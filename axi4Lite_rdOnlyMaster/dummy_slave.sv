==> flow/design.v <==
interface axi_signals_if #(
    parameter ADDR_WIDTH = 32, 
    parameter DATA_WIDTH = 32, 
    parameter STRB_WIDTH = DATA_WIDTH/8)
    (input pclk);
    logic [ADDR_WIDTH-1:0]  AWADDR;
    logic                   AWVALID;
    logic                   AWREADY;
    logic [DATA_WIDTH-1:0]  WDATA;
    logic [STRB_WIDTH-1:0]  WSTRB;
    logic                   WVALID;
    logic                   WREADY;
    logic [1:0]             BRESP;
    logic                   BVALID;
    logic                   BREADY;
    modport master (
        output AWADDR, AWVALID, WDATA, WSTRB, WVALID, BREADY,
        input AWREADY, WREADY, BVALID, BRESP
    );
    modport slave (
        input AWADDR, AWVALID, WDATA, WSTRB, WVALID, BREADY,
        output AWREADY, WREADY, BVALID, BRESP
    );
endinterface
`timescale 1ns/1ps
module dummy_slave #(
    parameter ADDR_WIDTH = 32, 
    parameter DATA_WIDTH = 32)(
    input  logic clk,
    input  logic rst,
    input  logic start,
    output logic done,
    input  logic [ADDR_WIDTH-1:0] ARADDR,
    input  logic                  ARVALID,
    input  logic                  RREADY,
    output logic                  ARREADY,
    output logic                  RVALID,
    output logic [DATA_WIDTH-1:0] RDATA,
    output logic [1:0]            RRESP
);
    typedef enum logic [2:0]{
        IDLE, SEND_RR, SEND_RDATA, DONE
    } state_t;
    state_t cur_state, nxt_state;
    assign done = (cur_state == DONE);
    always_ff @(posedge clk) begin
        if(!rst) begin
            cur_state <= IDLE;
        end
        else begin
            cur_state <= nxt_state;
        end
    end
    always_comb begin
        nxt_state = cur_state;
        case (cur_state)
            IDLE : begin
                if(ARVALID) nxt_state = SEND_RR;
            end
            SEND_RR : begin
                if(ARVALID  && ARREADY) nxt_state = SEND_RDATA;
            end
            SEND_RDATA : begin
                nxt_state = DONE;
            end
            DONE    : begin
                if(RREADY && RVALID) nxt_state = IDLE;
            end
            default: ;
        endcase
    end
    always_ff @(posedge clk or negedge rst) begin
        if(!rst) begin
            ARREADY  <= 0;
            RVALID   <= 0;
            RRESP    <= 0; 
            RDATA    <= 0;   
        end
        else begin
            ARREADY <= 0;
            RVALID  <= 0;
            RRESP   <= 2'b00;
            case (cur_state)
                SEND_RR: begin
                    ARREADY <= 1;
                end
                SEND_RDATA: begin
                    RVALID  <= 1;
                    RDATA   <= 32'h1000_0000;
                    RRESP   <= 2'b00;
                end
            endcase
        end
    end
endmodule
# == Step by step through the tools: dummy_slave ==
# The steps from the RTL of dummy_slave to its reports follow in flow order.
# Line numbers count from 1 in the design file above.
# Library cell names are shortened.
# A cell with n/a has no value.
# inputs
top_module,dummy_slave
clock,clk
cell_library,sky130hd
lib_corner,tt_025C_1v80

# == Word-level counts ==
# Counts by Yosys on the flattened word-level netlist (proc, flatten, opt, wreduce; memories kept). Register bits leave out memories and registers merged into their read ports (data or address). Print and check cells are left out. Cells with the same type and inputs are merged into one.
# word_totals
word_cells,21
out_inout_bits,37
input_bits,37
register_bits,6
# classes
n_reduce_logical,5
n_mux,6
n_eq,6
# ops
cell,count
3-bit case mux with 4-bit select,1
3-bit two-way mux,3
3-bit by 2-bit equality test with 1-bit output (second input constant),2
2-bit inequality test (second input constant),2
4-bit AND reduction,1
4-bit nonzero test,1
3-bit by 1-bit equality test with 1-bit output (second input constant),1
3-bit zero test,1
1-bit logical AND,2
2-bit by 1-bit inequality test with 1-bit output (second input constant),1
1-bit two-way mux,2

# == Depth ==
# Yosys ltp: most cells in a row. Word level: on the elaborated netlist, between registers, memories and ports. Mapped: between sequential cells and ports; inverters and the memories' decode and read muxes count.
# logic_depth
depth_word,3
ABC_AREA,0
mapped_depth,2
ltp_nobuf,2

# == Mapped cells and area ==
# Yosys stat after the flow's synthesis: flattened, memories mapped to cells. It holds for the ABC_AREA given above (unset counts as 0); a run with the other value may have another netlist.
# Totals and module areas in this step are rounded.
# synth_totals
sequential_area_mm2,0.0001551
buffers,33
ff_cells,7
stdcells,52
area_mm2,0.0004705
# types
type,count,area_total_um2
buf_4,33,247.738
dfxtp_1,4,80.077
dfrtp_1,3,75.072
nand3_1,2,10.01
a31o_1,1,8.758
a21boi_0,1,7.507
nand2_1,2,7.507
o21a_1,1,7.507
and3_1,1,6.256
nand2b_1,1,6.256
or2_2,1,6.256
conb_1,1,3.754
nor2_1,1,3.754

# == Worst setup path after synthesis ==
# Source: OpenSTA report_checks on the synthesized netlist (no wires, ideal clock, input and output delay 20% of the period each), path of least setup slack; recovery checks are left aside. Register names are those of the netlist, which keeps one name where synthesis merged equal registers.
# synth_path
kind,register to register
startpoint,register (no name shown)
endpoint,register RDATA[28]
period_ns,0.91
stages,2
t_arrival_ns,0.654
path_delay_ns,0.781
path_slack_ns,0.129
period_less_setup_slack_ns,0.781
# "path_delay_ns" is the arrival time less input delay plus setup time.
# "stages": output pins that drive a net of the path, with the launching flip-flop's if there is one; two outputs of one cell count as two.
# "period_less_setup_slack_ns" is the clock period less the worst setup slack; recovery checks do not enter. This is arithmetic on one report: input and output delays are still those of the set period (20% each).
# synth_via
cell_sequence,dfrtp_1 > or2_2
# synth_lines
item,line,text
end: assignment,77,RDATA    <= 0;
end: assignment,89,RDATA   <= 32'h1000_0000;
end: declaration,38,"output logic [DATA_WIDTH-1:0] RDATA,"
# Chain of elaborated cells between the ends: none given.

# == Timing after layout ==
# From the final timing report of stored run 1: the path of least setup slack in the routed layout; clock arrival at registers is part of the times.
# layout_path
kind,register to output
startpoint,register cur_state
endpoint,output port done
output_delay_ns,0.22
period_ns,1.08
path_slack_ns,0.05
stages,2
t_arrival_ns,0.82
# An end named without its bit number is one bit of that signal or, where synthesis recoded a state register, one of its new flip-flops.
# Between the ends stands the longest chain of elaborated cells between them, by number of cells; it is not shown to be the way that was timed. Of several equally long chains one is given.
# A line is the first line of the expression or statement that the cell stems from. Yosys adds cells for indexed reads and writes and turns some case tables into memories.
# layout_via
cell_sequence,dfxtp_1 > dlygate4sd2_1
elab_chain_cells,1
cone_cells,1
# layout_lines
item,line,text
start: declaration,44,"state_t cur_state, nxt_state;"
start: assignment,48,cur_state <= IDLE;
start: assignment,51,cur_state <= nxt_state;
3-bit by 2-bit equality test with 1-bit output,45,assign done = (cur_state == DONE);
end: declaration,32,"output logic done,"

Stored flow runs of dummy_slave (2 of them; Yosys, OpenROAD, sky130hd). They differ in their settings and are not a sequence. Constraints: input delay and output delay 20% of the set period each, output load 0.01 pF.
By "clock_period_reached_ns" is meant the clock period of the run minus its worst setup slack. This is arithmetic on one report: input and output delays are still those of the set period (20% each).
"timing.worst_path_ns" is the time allowed to the run's worst setup path (the clock period less input and output delay, where it has them) less its slack. Clock arrival times count: a late capture clock shortens it, a late launch clock lengthens it.
By "power_uw" is meant OpenSTA's value without simulated activity: inputs other than the clock are taken to toggle once in ten clock periods, and the tool carries that through the logic.
Values from the reports are rounded here.

Stored run 1, flow files:
==> flow/run.sh <==
#!/bin/bash
# the make line also repeats the synthesis and layout settings of config.mk as NAME=value (left out here)
make -C /OpenROAD-flow-scripts/flow DESIGN_CONFIG=/design/flow/config.mk WORK_HOME=/design/flow/orfs CLKGATE_MAP_FILE= finish
==> flow/config.mk <==
export PLATFORM = sky130hd
export DESIGN_NAME = dummy_slave
export DESIGN_NICKNAME = dummy_slave
export VERILOG_FILES = /design/flow/design.v
export SDC_FILE = /design/flow/constraint.sdc
export NUM_CORES = 4
export LEC_CHECK = 0
export CAP_MARGIN = 20
export CORE_MARGIN = 2
export CORE_UTILIZATION = 40
export SLEW_MARGIN = 20
==> flow/constraint.sdc <==
create_clock -name core_clock -period 1.08 [get_ports {clk}]
set_input_delay 0.2160 -clock core_clock [delete_from_list [all_inputs] [get_ports {clk}]]
set_output_delay 0.2160 -clock core_clock [all_outputs]
set_load 0.01 [all_outputs]

==> results of stored run 1, as CSV <==
result,value
power_uw,650
timing.worst_path_ns,0.82
critical_path_kind,"register to output"
synthArea_mm2,0.0004705
design_die_area_mm2,0.001467
finish.utilization_frac,0.436
ws_setup_ns,0.047
tns_setup_ns,0.000
clock_period_reached_ns,1.033
post_route_stdcell_area_mm2,0.000478

Stored run 2, flow files:
==> flow/run.sh <==
#!/bin/bash
# the make line also repeats the synthesis and layout settings of config.mk as NAME=value (left out here)
make -C /OpenROAD-flow-scripts/flow DESIGN_CONFIG=/design/flow/config.mk WORK_HOME=/design/flow/orfs CLKGATE_MAP_FILE= finish
==> flow/config.mk <==
export PLATFORM = sky130hd
export DESIGN_NAME = dummy_slave
export DESIGN_NICKNAME = dummy_slave
export VERILOG_FILES = /design/flow/design.v
export SDC_FILE = /design/flow/constraint.sdc
export NUM_CORES = 4
export LEC_CHECK = 0
export CAP_MARGIN = 25
export CORE_ASPECT_RATIO = 1.03
export CORE_MARGIN = 2
export CORE_UTILIZATION = 20
export HOLD_SLACK_MARGIN = 0.05
export MAX_ROUTING_LAYER = met4
export PLACE_DENSITY_LB_ADDON = 0.05
export SLEW_MARGIN = 20
export TNS_END_PERCENT = 65
==> flow/constraint.sdc <==
create_clock -name core_clock -period 1.59 [get_ports {clk}]
set_input_delay 0.3180 -clock core_clock [delete_from_list [all_inputs] [get_ports {clk}]]
set_output_delay 0.3180 -clock core_clock [all_outputs]
set_load 0.01 [all_outputs]

==> results of stored run 2, as CSV <==
result,value
power_uw,456.5
timing.worst_path_ns,1.14
critical_path_kind,"register to output"
synthArea_mm2,0.0004705
design_die_area_mm2,0.002756
finish.utilization_frac,0.22
ws_setup_ns,0.132
tns_setup_ns,0.000
clock_period_reached_ns,1.458
post_route_stdcell_area_mm2,0.0004817
