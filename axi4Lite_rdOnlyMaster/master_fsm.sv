==> flow/design.v <==
interface axi_signals_if #(
    parameter ADDR_WIDTH = 32, 
    parameter DATA_WIDTH = 32, 
    parameter STRB_WIDTH = DATA_WIDTH/8)
    (input pclk);
    logic [ADDR_WIDTH-1:0]  AWADDR;
    logic                   AWVALID;
    logic                   AWREADY;
    logic [DATA_WIDTH-1:0]  WDATA;
    logic [STRB_WIDTH-1:0]  WSTRB;
    logic                   WVALID;
    logic                   WREADY;
    logic [1:0]             BRESP;
    logic                   BVALID;
    logic                   BREADY;
    modport master (
        output AWADDR, AWVALID, WDATA, WSTRB, WVALID, BREADY,
        input AWREADY, WREADY, BVALID, BRESP
    );
    modport slave (
        input AWADDR, AWVALID, WDATA, WSTRB, WVALID, BREADY,
        output AWREADY, WREADY, BVALID, BRESP
    );
endinterface
`timescale 1ns/1ps
module master_fsm #(
    parameter ADDR_WIDTH = 32, 
    parameter DATA_WIDTH = 32, 
    parameter STRB_WIDTH = DATA_WIDTH/8)(
    input  logic clk,
    input  logic rst,
    input  logic start,
    output logic done,
    output logic [ADDR_WIDTH-1:0]   ARADDR,
    output logic                    ARVALID,
    output logic [DATA_WIDTH-1:0]   READ_DATA,
    output logic                    RREADY,
    input  logic                    ARREADY,
    input  logic [DATA_WIDTH-1:0]   RDATA,
    input  logic [1:0]              RRESP,
    input  logic                    RVALID              
);
    typedef enum logic [1:0] {
        IDLE, SEND_AR, WAIT_RDATA, DONE
    } state_t;
    state_t cur_state, nxt_state;
    assign done = (cur_state == DONE);
    always_ff @(posedge clk) begin
        if(!rst) begin
            cur_state <= IDLE;
        end
        else begin
            cur_state <= nxt_state;
        end
    end
    always_comb begin
        nxt_state = cur_state;
        case (cur_state)
            IDLE : begin
                if(start) nxt_state = SEND_AR;
            end
            SEND_AR : begin
                if(ARREADY) nxt_state = WAIT_RDATA;
            end
            WAIT_RDATA : begin
                if(RVALID) nxt_state = DONE;
            end
            DONE : begin
                if(!start) nxt_state = IDLE;
            end
        endcase
    end
    always_ff @( posedge clk or negedge rst ) begin 
        if(!rst) begin
            ARADDR  <= 0;
            ARVALID <= 0;
            READ_DATA   <= 0;
            RREADY  <= 0;    
        end
        else begin
            ARVALID <= 0;
            RREADY  <= 0;
            case (cur_state)
                SEND_AR: begin
                    ARADDR  <= 32'h0000_0000;
                    ARVALID <= 1;
                end
                WAIT_RDATA: begin
                    if(RVALID)begin
                        RREADY  <= 1;
                        if(RRESP==2'b00) begin
                            READ_DATA   <= RDATA;
                        end
                    end
                end
                default: ;
            endcase
        end
    end
endmodule
### Tool chain data of master_fsm

The steps from the RTL of master_fsm to its reports follow in flow order.
Lines are those of the file above, counted from 1.
Library cell names are shortened.
The mark -- stands for no value.

| inputs | value |
|---|---|
| top | master_fsm |
| clock port | clk |
| cell library | sky130hd |
| library corner | tt_025C_1v80 |

### Word level

Counts by Yosys on the flattened word-level netlist (proc, flatten, opt, wreduce; memories kept). Register bits leave out memories and registers merged into their read ports (data or address). Print and check cells are left out. Cells with the same type and inputs are merged into one.

| word-level totals | value |
|---|---|
| register bits | 36 |
| bits of input ports | 39 |
| word-level cells | 23 |

| operators by class | value |
|---|---|
| equality and inequality tests | 7 |
| multiplexer cells | 8 |
| reduce/logical cells | 4 |

Operator list:

| kind | number |
|---|---|
| 2-bit inequality test with constant B | 4 |
| 2-bit parallel mux with 4-bit select | 1 |
| 2-bit two-way mux | 4 |
| 2-bit == test with constant B | 2 |
| 2-bit zero test | 2 |
| 4-bit AND reduction | 1 |
| 3-bit AND reduction | 1 |
| 1-bit two-way mux | 3 |
| 2-bit by 1-bit == test with 1-bit output with constant B | 1 |

### Logic depth

Depth = most cells in a row (Yosys ltp): at word level without a register or memory, in the mapped netlist without a sequential cell, where the memories' decode and read muxes count.

| depth | value |
|---|---|
| depth in word-level cells | 3 |
| ABC_AREA | 0 |
| gate-level depth with buffers | 4 |

### Netlist

Source: synth_stat.txt of the flow (Yosys; design flattened, memories mapped). It holds for the ABC_AREA given above (unset counts as 0); a run with the other value may have another netlist.

| synthesis totals | value |
|---|---|
| cell count | 119 |
| chip area (Yosys) | 1795.5 um^2 |
| sequential area | 930.9 um^2 |
| flip-flop cells | 38 |
| buffers | 36 |

Cell types:

| cell type | number |
|---|---|
| dfrtp_1 | 34 |
| mux2_4 | 30 |
| buf_4 | 32 |
| dfxtp_1 | 4 |
| buf_12 | 3 |
| mux2_2 | 2 |
| a21boi_0 | 2 |
| and4bb_1 | 1 |
| nand2b_1 | 2 |
| buf_6 | 1 |
| a22oi_1 | 1 |
| nand2_1 | 2 |
| and2_1 | 1 |
| nor2b_1 | 1 |
| o21ai_0 | 1 |
| conb_1 | 1 |
| nor2_1 | 1 |

### Worst setup path after synthesis

Source: OpenSTA report_checks on the synthesized netlist (no wires, ideal clock, input and output delay 20% of the period each), path of least setup slack; recovery checks are left aside. Register names are those of the netlist, which keeps one name where synthesis merged equal registers.

| timing path post-synthesis | value |
|---|---|
| path type | in2reg |
| start point | input port RRESP[0] |
| end point | register READ_DATA[0] |
| clock period | 1.39 ns |
| library setup time | 0.125 ns |
| arrival time | 1.100 ns |
| data required time | 1.265 ns |
| setup slack | 0.164 ns |
| path delay | 0.947 ns |
| stages on the path | 4 |
| buffers on the path | 2 |
| synthesis period reached | 1.226 ns |

"path delay" is the arrival time less input delay plus setup time.
"stages on the path" counts driving pins, that of a launching flip-flop among them; a cell with two outputs on the path counts twice.
"synthesis period reached" = period - worst setup slack (recovery checks aside). The figure is calculated, with input and output delays left at 20% of the set period.
Between the ends stands the longest chain of elaborated cells between them, by number of cells; it is not shown to be the way that was timed. Of several equally long chains one is given.
A line is the first line of the expression or statement that the cell stems from. Yosys adds cells for indexed reads and writes and turns some case tables into memories.

| on the way, post-synthesis | value |
|---|---|
| cells stage by stage | and4bb_1 -> buf_6 -> buf_12 -> mux2_4 |
| length of the longest elaborated chain | 2 |
| elaborated cells between the ends (all ways) | 2 |
| RTL lines with such cells | 1 |
| those cells by class | reduce/logical: 2 |

RTL lines, path post-synthesis:

| what | line | source |
|---|---|---|
| from (decl) | 40 | `input  logic [1:0]              RRESP,` |
| 2-bit zero test | 91 | `if(RRESP==2'b00) begin` |
| 3-bit AND reduction | -- |  |
| to (assign) | 77 | `READ_DATA   <= 0;` |
| to (assign) | 92 | `READ_DATA   <= RDATA;` |
| to (decl) | 36 | `output logic [DATA_WIDTH-1:0]   READ_DATA,` |

### Timing after layout

From the final timing report of run 1: the path of least setup slack in the routed layout; clock arrival at registers is part of the times.

| timing path post-layout | value |
|---|---|
| path type | reg2reg |
| start point | register cur_state |
| end point | register READ_DATA[23] |
| clock period | 1.46 ns |
| library setup time | 0.11 ns |
| arrival time | 1.55 ns |
| data required time | 1.63 ns |
| setup slack | 0.08 ns |
| stages on the path | 4 |
| buffers on the path | 1 |

An end named without its bit number is one bit of that signal or, where synthesis recoded a state register, one of its new flip-flops.

| on the way, post-layout | value |
|---|---|
| cells stage by stage | dfxtp_1 -> and4bb_4 -> clkbuf_16 -> mux2_4 |

RTL lines, path post-layout:

| what | line | source |
|---|---|---|
| from (decl) | 46 | `state_t cur_state, nxt_state;` |
| from (assign) | 50 | `cur_state <= IDLE;` |
| from (assign) | 53 | `cur_state <= nxt_state;` |
| to (assign) | 77 | `READ_DATA   <= 0;` |
| to (assign) | 92 | `READ_DATA   <= RDATA;` |
| to (decl) | 36 | `output logic [DATA_WIDTH-1:0]   READ_DATA,` |

Chain of elaborated cells between the ends: none given.

Add stored flow runs of master_fsm

2 stored runs of master_fsm in the flow (synthesis by Yosys, layout by OpenROAD, sky130hd cells), in arbitrary order. Constraints: input delay and output delay 20% of the set period each, output load 0.01 pF.
"clock period reached" is the run's clock period less its worst setup slack. It is reckoned from that one timing run; input and output delays stay at 20% of the period that was set.
"allowed time less slack (worst setup path)" means the part of the period allowed to the worst setup path (the constraints hold back 20% at inputs and 20% at outputs) less its slack; where the path has registers, the arrival times of their clocks count too.
"power consumption": no workload was simulated; the value follows from the tool's default switching activity.
A setting shown as - is not set for that run.

| stored run | period_ns | CORE_UTILIZATION | CAP_MARGIN | CORE_MARGIN | SLEW_MARGIN | SETUP_SLACK_MARGIN | PLACE_DENSITY_LB_ADDON | CORE_ASPECT_RATIO | CELL_PAD_IN_SITES_DETAIL_PLACEMENT | TNS_END_PERCENT | GPL_TIMING_DRIVEN | CTS_CLUSTER_DIAMETER | final utilization (%) | standard-cell area of the final layout (um^2) | clock period reached (ns) | Yosys chip area after synthesis (um^2) | overall die area (um^2) | total negative slack on setup checks (ns) | power consumption (uW) | allowed time less slack (worst setup path) (ns) | critical path kind | setup slack of the worst path (ns) |
|---|---|---|---|---|---|---|---|---|---|---|---|---|---|---|---|---|---|---|---|---|---|---|
| run 1 | 1.46 | 22 | 20 | 2 | 20 | - | - | - | - | - | - | - | 34.0 | 2657.6 | 1.379 | 1795.5 | 8900.0 | 0.000 | 2663 | 1.38 | reg2reg | 0.081 |
| run 2 | 2.12 | 19 | 20 | 5 | 20 | 0.22 | 0.05 | 1.08 | 0 | 60 | 1 | 49 | 28.7 | 2622.5 | 1.649 | 1795.5 | 11495.5 | 0.000 | 1988 | 1.22 | in2reg | 0.471 |
